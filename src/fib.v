==> flow/design.v <==
module fib (
	input wire i_clk,
	input wire i_rst,
	input wire fib_start,
	output reg fib_done,
	input wire [7:0] arg,
	output reg [15:0] result
);
	reg [15:0] fib_out;
	reg [15:0] fib_n_less1;
	reg [15:0] fib_cntr;
	reg [1:0] fib_state;
	localparam FIB_IDLE = 0, FIB_CALC = 1;
	always @(posedge i_clk) begin
		 if (i_rst) begin
			  fib_done  <= 1'b0;
			  fib_out <= 16'b1;
			  fib_n_less1 <= 16'b1;
			  fib_state <= FIB_IDLE;
			  fib_cntr <= 1'b1;
			  result <= 0;
		 end
		 else begin
			  case (fib_state)
					FIB_IDLE: begin
						 if (fib_start) begin
                            fib_done  <= 1'b0;
                            fib_out <= 16'b1;
                            fib_n_less1 <= 16'b1;
                            fib_state <= FIB_CALC;
                            fib_cntr <= arg - 2;
                            if (arg == 0) begin
                                fib_done <= 1;
                                result <= 0;
                                fib_state <= FIB_IDLE;
                            end
                            else if (arg == 1) begin
                                fib_done <= 1;
                                result <= 1;
                                fib_state <= FIB_IDLE;
                            end
						 end
					end
					FIB_CALC: begin
						if (fib_cntr > 0) begin
							fib_n_less1 <= fib_out;
							fib_out <= fib_out + fib_n_less1;
							fib_cntr <= fib_cntr - 1;
						end
						else begin
							fib_done <= 1;
							result <= fib_out;
							fib_state <= FIB_IDLE;
						end
					end
			  endcase
		 end
	end
endmodule
## Reports on fib

What the tools print for fib, step after step.
Line numbers count from 1 in the design file above.
Library cell names are shortened.
The mark -- stands for no value.

| set-up | value |
|---|---|
| design top | fib |
| clock | i_clk |
| standard-cell library | sky130hd |
| corner | tt_025C_1v80 |

## Word level

Source: Yosys, flattened and elaborated, memories not mapped. Widths are those after wreduce. Registers that Yosys merges into a memory's read port (data or address) are not register bits. Print and check cells do not count. Equal cells are merged and count once.

| bit counts | value |
|---|---|
| bits in writable memories | 0 |
| memory bits (read-only) | 0 |
| memories | 0 |
| bits in registers | 67 |
| word width x clocked read ports | 0 |
| word-level cells | 45 |
| latch bits | 0 |

| operators by class | value |
|---|---|
| $add $sub $neg | 3 |
| shift operators | 0 |
| equal/unequal tests | 6 |
| multiply operators | 0 |
| reductions and logical operators | 6 |
| multiplexer cells | 23 |
| $lt $le $gt $ge | 1 |
| div/mod/pow operators | 0 |
| bitwise gates (word level) | 0 |

Operators with widths:

| operator | number |
|---|---|
| two-way mux 16 bit | 9 |
| parallel mux 16 bit (select 2 bit) | 4 |
| subtractor 16 x 1 -> 16 bit with constant B | 1 |
| > comparator 16 x 1 -> 1 bit with constant B | 1 |
| adder 16 bit | 1 |
| subtractor 8 x 2 -> 9 bit with constant B | 1 |
| == test 8 x 1 -> 1 bit with constant B | 1 |
| zero test 8 bit | 1 |
| inequality test 2 bit with constant B | 3 |
| AND reduction 3 bit | 2 |
| two-way mux 1 bit | 6 |
| AND reduction 4 bit | 1 |
| parallel mux 2 bit (select 2 bit) | 1 |
| two-way mux 2 bit | 2 |
| inequality test 3 bit with constant B | 1 |
| == test 2 x 1 -> 1 bit with constant B | 1 |
| zero test 2 bit | 1 |
| nonzero test 2 bit | 1 |
| parallel mux 1 bit (select 2 bit) | 1 |

## Logic depth

Depth = most cells in a row (Yosys ltp): at word level without a register or memory, in the mapped netlist without a sequential cell, where the memories' decode and read muxes count.

| depth | value |
|---|---|
| depth in word-level cells | 5 |
| ABC_AREA | 0 |
| gate-level depth with buffers | 10 |

## After synthesis

The flow's flattened synthesis, as Yosys stat reports it; memories are mapped. The netlist is that of the ABC_AREA named above (0 if unset); the other value can give another one.
The area totals of this step are shown rounded.

Cells by type:

| type | number | total area (sq um) |
|---|---|---|
| dfxtp_1 | 67 | 1.34E+03 |
| a21oi_1 | 62 | 310.298 |
| nand2_1 | 65 | 243.984 |
| ha_1 | 18 | 225.216 |
| nand3_1 | 34 | 170.163 |
| nor2_1 | 36 | 135.13 |
| o21ai_0 | 26 | 130.125 |
| xnor2_1 | 10 | 87.584 |
| inv_1 | 19 | 71.318 |
| a21o_1 | 8 | 60.058 |
| o221a_2 | 5 | 56.304 |
| a31oi_1 | 8 | 50.048 |
| clkbuf_1 | 13 | 48.797 |
| nor3_1 | 9 | 45.043 |
| o211ai_1 | 6 | 45.043 |
| a22oi_1 | 5 | 37.536 |
| buf_2 | 7 | 35.034 |
| buf_6 | 3 | 33.782 |

Other cell types: 41; their cells: 68.

| mapped netlist | value |
|---|---|
| buffers | 27 |
| sequential part of the area | 1340 sq um |
| chip area (Yosys) | 3700 sq um |
| standard cells after synthesis | 469 |
| flip-flops | 67 |

## Worst setup path after synthesis

OpenSTA on the mapped netlist: ideal clock, no wires. The path of least setup slack (recovery checks aside). Input and output delay are each 20% of the period. Register names are those of the netlist, which keeps one name where synthesis merged equal registers.

| timing after synthesis | value |
|---|---|
| path type | input-to-reg |
| start | input arg[3] |
| end | register result[7] |
| path delay | 1733 ps |
| period | 3700 ps |
| slack | 1228 ps |
| library setup time | 68 ps |
| required time | 3632 ps |
| arrival | 2405 ps |
| driving pins on the path | 8 |
| synthesis period reached | 2472 ps |

"path delay" is the arrival time less input delay plus setup time.
"driving pins on the path" counts driving pins, that of a launching flip-flop among them; a cell with two outputs on the path counts twice.
"synthesis period reached" is the clock period less the worst setup slack; recovery checks do not enter. This is arithmetic on one report: input and output delays are still those of the set period (20% each).
Between the ends stands the longest chain of elaborated cells between them, by number of cells; it is not shown to be the way that was timed. Of several equally long chains one is given.
A line is the first line of the expression or statement that the cell stems from. Yosys adds cells for indexed reads and writes and turns some case tables into memories.
A register here has more assigning lines than the two given.

| on the way, after synthesis | value |
|---|---|
| cells stage by stage | or4_4 > or4_4 > o21ai_2 > and2_1 > buf_6 > buf_12 > nand3_2 > a21oi_2 |
| cells in the longest elaborated chain | 5 |
| elaborated cells on any way between the ends | 8 |
| source lines of those cells | 4 |
| classes of those cells | 2 x eq/ne; 4 x mux; 2 x reduce/logical |

Ends and longest elaborated chain, after synthesis:

| item | line | RTL |
|---|---|---|
| from (decl) | 6 | `input wire [7:0] arg,` |
| == test 8 x 1 -> 1 bit | 37 | `else if (arg == 1) begin` |
| two-way mux 16 bit | 37 |  |
| two-way mux 16 bit | 32 | `if (arg == 0) begin` |
| two-way mux 16 bit | 26 | `if (fib_start) begin` |
| parallel mux 16 bit (select 2 bit) | 24 | `case (fib_state)` |
| to (assign) | 21 | `result <= 0;` |
| to (assign) | 52 | `result <= fib_out;` |
| to (decl) | 7 | `output reg [15:0] result` |

## Worst path after layout

From the final timing report of run 1: the path of least setup slack in the routed layout; clock arrival at registers is part of the times.
The report prints the path's times to 10 ps; the period is as set.

| timing after layout | value |
|---|---|
| path type | reg-to-reg |
| start | register fib_out[0] |
| end | register fib_out[10] |
| driving pins on the path | 11 |
| arrival | 2590 ps |
| period | 2770 ps |
| library setup time | 130 ps |
| slack | 400 ps |
| required time | 2990 ps |

Between the ends stands the longest chain of elaborated cells between them, by number of cells; it is not shown to be the way that was timed. Of several equally long chains one is given.
A register here has more assigning lines than the two given.

| on the way, after layout | value |
|---|---|
| cells stage by stage | dfxtp_2 > ha_4 > inv_2 > fa_2 > nor2b_1 > o31a_1 > o2111a_1 > buf_4 > or3_1 > a32oi_1 > nor2_1 |
| cells in the longest elaborated chain | 3 |
| elaborated cells on any way between the ends | 3 |
| source lines of those cells | 3 |
| classes of those cells | 1 x add/sub; 2 x mux |

Ends and longest elaborated chain, after layout:

| item | line | RTL |
|---|---|---|
| from (decl) | 9 | `reg [15:0] fib_out;` |
| from (assign) | 17 | `fib_out <= 16'b1;` |
| from (assign) | 47 | `fib_out <= fib_out + fib_n_less1;` |
| adder 16 bit | 47 |  |
| two-way mux 16 bit | 45 | `if (fib_cntr > 0) begin` |
| parallel mux 16 bit (select 2 bit) | 24 | `case (fib_state)` |
| to (assign) | 28 | `fib_out <= 16'b1;` |
| to (assign) | 47 |  |
| to (decl) | 9 |  |

Subject: fib on sky130hd, stored results

Hello all,

Top module fib; platform sky130hd; tools Yosys and OpenROAD; 2 stored runs in no particular order. Input and output delays are each 20% of the period that was set; the output load is 0.01 pF.
"period achieved" is the run's clock period less its worst setup slack. It is reckoned from that one timing run; input and output delays stay at 20% of the period that was set.
"critical setup path time" is the time allowed to the run's worst setup path (the clock period less input and output delay, where it has them) less its slack. Clock arrival times count: a late capture clock shortens it, a late launch clock lengthens it.
"total power after layout" is the tool's figure for a default switching activity; nothing was simulated.
"critical setup path time" is known to 10 ps.
The measured numbers are rounded.
A setting shown as - is not set for that run.
Results: - = not shown.

| run | period_ns | SETUP_SLACK_MARGIN | CAP_MARGIN | CORE_MARGIN | CORE_UTILIZATION | SLEW_MARGIN | HOLD_SLACK_MARGIN | CELL_PAD_IN_SITES_GLOBAL_PLACEMENT | ABC_AREA | area of the synthesized netlist (sq um) | die size (sq um) | standard-cell area of the final layout (sq um) | utilization of the finished layout (%) | worst setup slack after layout (ps) | setup total negative slack (ps) | final worst hold slack (ps) | total power after layout (uW) | period achieved (ps) | critical setup path time (ps) | critical path kind |
|---|---|---|---|---|---|---|---|---|---|---|---|---|---|---|---|---|---|---|---|---|
| run 1 | 2.77 | 0.35 | 20 | 2 | 40 | 20 | - | - | - | 3700 | 10000 | 4410 | 48.4 | 398 | 0 | 457 | 2210 | 2372 | 2370 | reg-to-reg |
| run 2 | 3.79 | 0.9 | 40 | 2 | 44 | 20 | 0.26 | 3 | 0 | - | - | - | - | - | - | - | - | - | - | - |

Run 2: did not finish, placement stopped with GPL-0301

Thanks
